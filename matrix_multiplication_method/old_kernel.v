==> flow/design.v <==
module kernel (
    clk_in,
    rst_in,
    activation_in,
    weight_in,
    psum_in,
    activation_out,
    psum_out
);
input              clk_in, rst_in;
input        [8:0] activation_in;
input        [8:0] weight_in;
input        [6:0] psum_in;
output reg   [6:0] psum_out;  
output reg   [8:0] activation_out;
reg                partial_product  [0:8];
reg          [3:0] population_count;
reg          [6:0] sum;
integer i;
always @(*) begin
    for (i = 0; i < 9; i = i + 1) begin
        partial_product[i] = activation_in[i] ~^ weight_in[i];
    end
end
always @(*) begin
    population_count = partial_product[0] +
                       partial_product[1] +
                       partial_product[2] +
                       partial_product[3] +
                       partial_product[4] +
                       partial_product[5] +
                       partial_product[6] +
                       partial_product[7] +
                       partial_product[8];    
end
always @(*) begin
    sum = (2 * population_count - 5'd9) + psum_in;
end
always @(posedge clk_in or negedge rst_in) begin
    if (rst_in == 1'b0) begin
        psum_out <= 7'b0;
        activation_out <= 9'd0;
    end
    else begin
        psum_out <= sum;
        activation_out <= activation_in;
    end
end
endmodule
[Step by step through the tools: kernel]
What the tools print for kernel, step after step.
Line numbers count from 1 in the design file above.
Operators carry their Yosys type and port widths (W data, S select, Z words).
Library cell names are shortened.
A cell with n/a has no value.
Design
  top: kernel
  clock input: clk_in
  library: sky130hd
  timing corner: tt_025C_1v80

[Word level]
Source: Yosys, flattened and elaborated. Widths are those after wreduce; folded enables and synchronous resets count as part of the registers. Registers that Yosys merges into a memory's read port (data or address) are not register bits. Print and check cells do not count. Equal cells are merged and count once.
Bit counts
  register bits after elaboration: 16
  input bits: 27
Operators by class
  $add $sub $neg: 10
  bitwise logic cells: 9
Operator list (number)
  $add A4 B1 Y4: 5
  $xnor A1 B1 Y1: 9
  $add A7 B7 Y7: 1
  $sub A5 B4 Y6 const B: 1
  $add A3 B1 Y4: 1
  $add A2 B1 Y3: 1
  $add A1 B1 Y2: 1

[Depth]
Longest topological path by Yosys (ltp), each cell counted once; first at word level (registers and memories cut), then after technology mapping (sequential cells cut; the memories' decode and read muxes count).
Depth
  word-level depth: 11
  ABC_AREA: 0
  gate-level depth with buffers: 16
  gate-level depth less buffers: 16

[Mapped cells and area]
Source: synth_stat.txt of the flow (Yosys; design flattened, memories mapped). It holds for the ABC_AREA given above (unset counts as 0); a run with the other value may have another netlist.
The area totals of this step are shown rounded.
Mapped netlist
  mapped cells: 83
  chip area (Yosys): 0.0009597 sq mm
  flip-flops: 16
Cell types (number)
  dfrtp_1: 16
  fa_1: 6
  ha_1: 8
  xor2_1: 10
  xnor2_1: 6
  inv_1: 10
  nor2b_1: 4
  a21oi_1: 4
  nand2_1: 5
  o41ai_2: 1
  nor2_1: 3
  mux2i_1: 1
  o31a_1: 1
  a22oi_1: 1
  o211ai_1: 1
  o21a_1: 1
  o21bai_1: 1
  o22ai_1: 1
Other cell types: 3; their cells: 3.

[Timing after synthesis]
Source: OpenSTA report_checks on the synthesized netlist (no wires, ideal clock, input and output delay 20% of the period each), path of least setup slack; recovery checks are left aside. Register names are those of the netlist, which keeps one name where synthesis merged equal registers.
Timing path after synthesis
  kind: input -> register
  start point: input weight_in[0]
  end point: register psum_out[6]
  clock period: 6.69 ns
  time at the first pin: 1.338 ns
  arrival time: 5.332 ns
  data required time: 6.565 ns
  path slack: 1.232 ns
  delay of the path: 4.119 ns
  stages: 14
  buffers on the path: 0
  period reached after synthesis: 5.458 ns
"delay of the path" = arrival - input delay + setup time.
"stages" counts driving pins, that of a launching flip-flop among them; a cell with two outputs on the path counts twice.
"period reached after synthesis" is the clock period less the worst setup slack; recovery checks do not enter. This is arithmetic on one report: input and output delays are still those of the set period (20% each).
The rows between start and end are the longest chain of elaborated cells between them; the timing report does not say that the signal goes this way. Where chains are equally long, one stands for them.
Each line given opens the expression or statement behind the cell; cells for indexed reads and writes are added by Yosys, which also makes memories of some case tables.
Between the ends, after synthesis
  cells stage by stage: xor2_1 > fa_1 > fa_1 > fa_1 > fa_1 > fa_1 > ha_1 > xnor2_1 > xnor2_1 > ha_1 > o21a_1 > o31a_1 > o22ai_1 > xnor2_1
  cells in the longest elaborated chain: 11
Ends and longest elaborated chain, after synthesis
  start, declared: RTL line 12  | input        [8:0] weight_in;
  $xnor A1 B1 Y1: RTL line 22
  $add A1 B1 Y2: RTL line 26
  $add A2 B1 Y3: RTL line 26
  $add A3 B1 Y4: RTL line 26
  $add A4 B1 Y4 (5 in a row): RTL line 26
  $sub A5 B4 Y6: RTL line 37  | sum = (2 * population_count - 5'd9) + psum_in;
  $add A7 B7 Y7: RTL line 37
  end, assigned: RTL line 41  | psum_out <= 7'b0;
  end, assigned: RTL line 45  | psum_out <= sum;
  end, declared: RTL line 14  | output reg   [6:0] psum_out;

[Worst path after layout]
From the final timing report of stored run 1: the path of least setup slack in the routed layout; clock arrival at registers is part of the times.
Timing path after layout
  kind: input -> register
  start point: input activation_in[3]
  end point: register psum_out[6]
  clock period: 5.91 ns
  time at the first pin: 1.18 ns
  arrival time: 5.83 ns
  data required time: 6.13 ns
  path slack: 0.30 ns
  stages: 15
  buffers on the path: 1
The rows between start and end are the longest chain of elaborated cells between them; the timing report does not say that the signal goes this way. Where chains are equally long, one stands for them.
Between the ends, after layout
  cells stage by stage: clkdlybuf4s50_1 > xor2_1 > fa_1 > fa_1 > fa_1 > fa_1 > fa_1 > ha_1 > xnor2_1 > xnor2_1 > ha_1 > o21a_1 > o31a_1 > o22ai_1 > xnor2_1
  cells in the longest elaborated chain: 9
Ends and longest elaborated chain, after layout
  start, declared: RTL line 11  | input        [8:0] activation_in;
  $xnor A1 B1 Y1: RTL line 22
  $add A3 B1 Y4: RTL line 26
  $add A4 B1 Y4 (5 in a row): RTL line 26
  $sub A5 B4 Y6: RTL line 37  | sum = (2 * population_count - 5'd9) + psum_in;
  $add A7 B7 Y7: RTL line 37
  end, assigned: RTL line 41  | psum_out <= 7'b0;
  end, assigned: RTL line 45  | psum_out <= sum;
  end, declared: RTL line 14  | output reg   [6:0] psum_out;

Ticket comment

2 stored runs of kernel in the flow (synthesis by Yosys, layout by OpenROAD, sky130hd cells), in arbitrary order. Constraints: input delay and output delay 20% of the set period each, output load 0.01 pF.
By "achieved clock period" is meant the clock period of the run minus its worst setup slack. This is arithmetic on one report: input and output delays are still those of the set period (20% each).
"worst setup path time" means the part of the period allowed to the worst setup path (the constraints hold back 20% at inputs and 20% at outputs) less its slack; where the path has registers, the arrival times of their clocks count too.
Values from the reports are rounded here.
[stored run 1] settings: period_ns=5.91, CORE_UTILIZATION=27, PLACE_DENSITY=0.38, CORE_MARGIN=8, GPL_ROUTABILITY_DRIVEN=0, CTS_CLUSTER_SIZE=21, CTS_CLUSTER_DIAMETER=320, MAX_ROUTING_LAYER=met4, CAP_MARGIN=20, SLEW_MARGIN=20
[stored run 1] result: chip area after synthesis (Yosys) 0.0009597 sq mm, die area 0.005718 sq mm, standard-cell area of the final layout 0.001496 sq mm, utilization 44.1 %, worst setup slack after layout 0.298 ns, total negative slack 0.000 ns, achieved clock period 5.612 ns, worst setup path time 4.43 ns, worst setup path kind input -> register
[stored run 2] settings: period_ns=6.29, SETUP_SLACK_MARGIN=1.72, CAP_MARGIN=20, CORE_MARGIN=2, CORE_UTILIZATION=40, SLEW_MARGIN=20
[stored run 2] result: chip area after synthesis (Yosys) 0.0009597 sq mm, die area 0.002807 sq mm, standard-cell area of the final layout 0.001549 sq mm, utilization 69.4 %, worst setup slack after layout 1.233 ns, total negative slack 0.000 ns, achieved clock period 5.057 ns, worst setup path time 3.80 ns, worst setup path kind input -> register
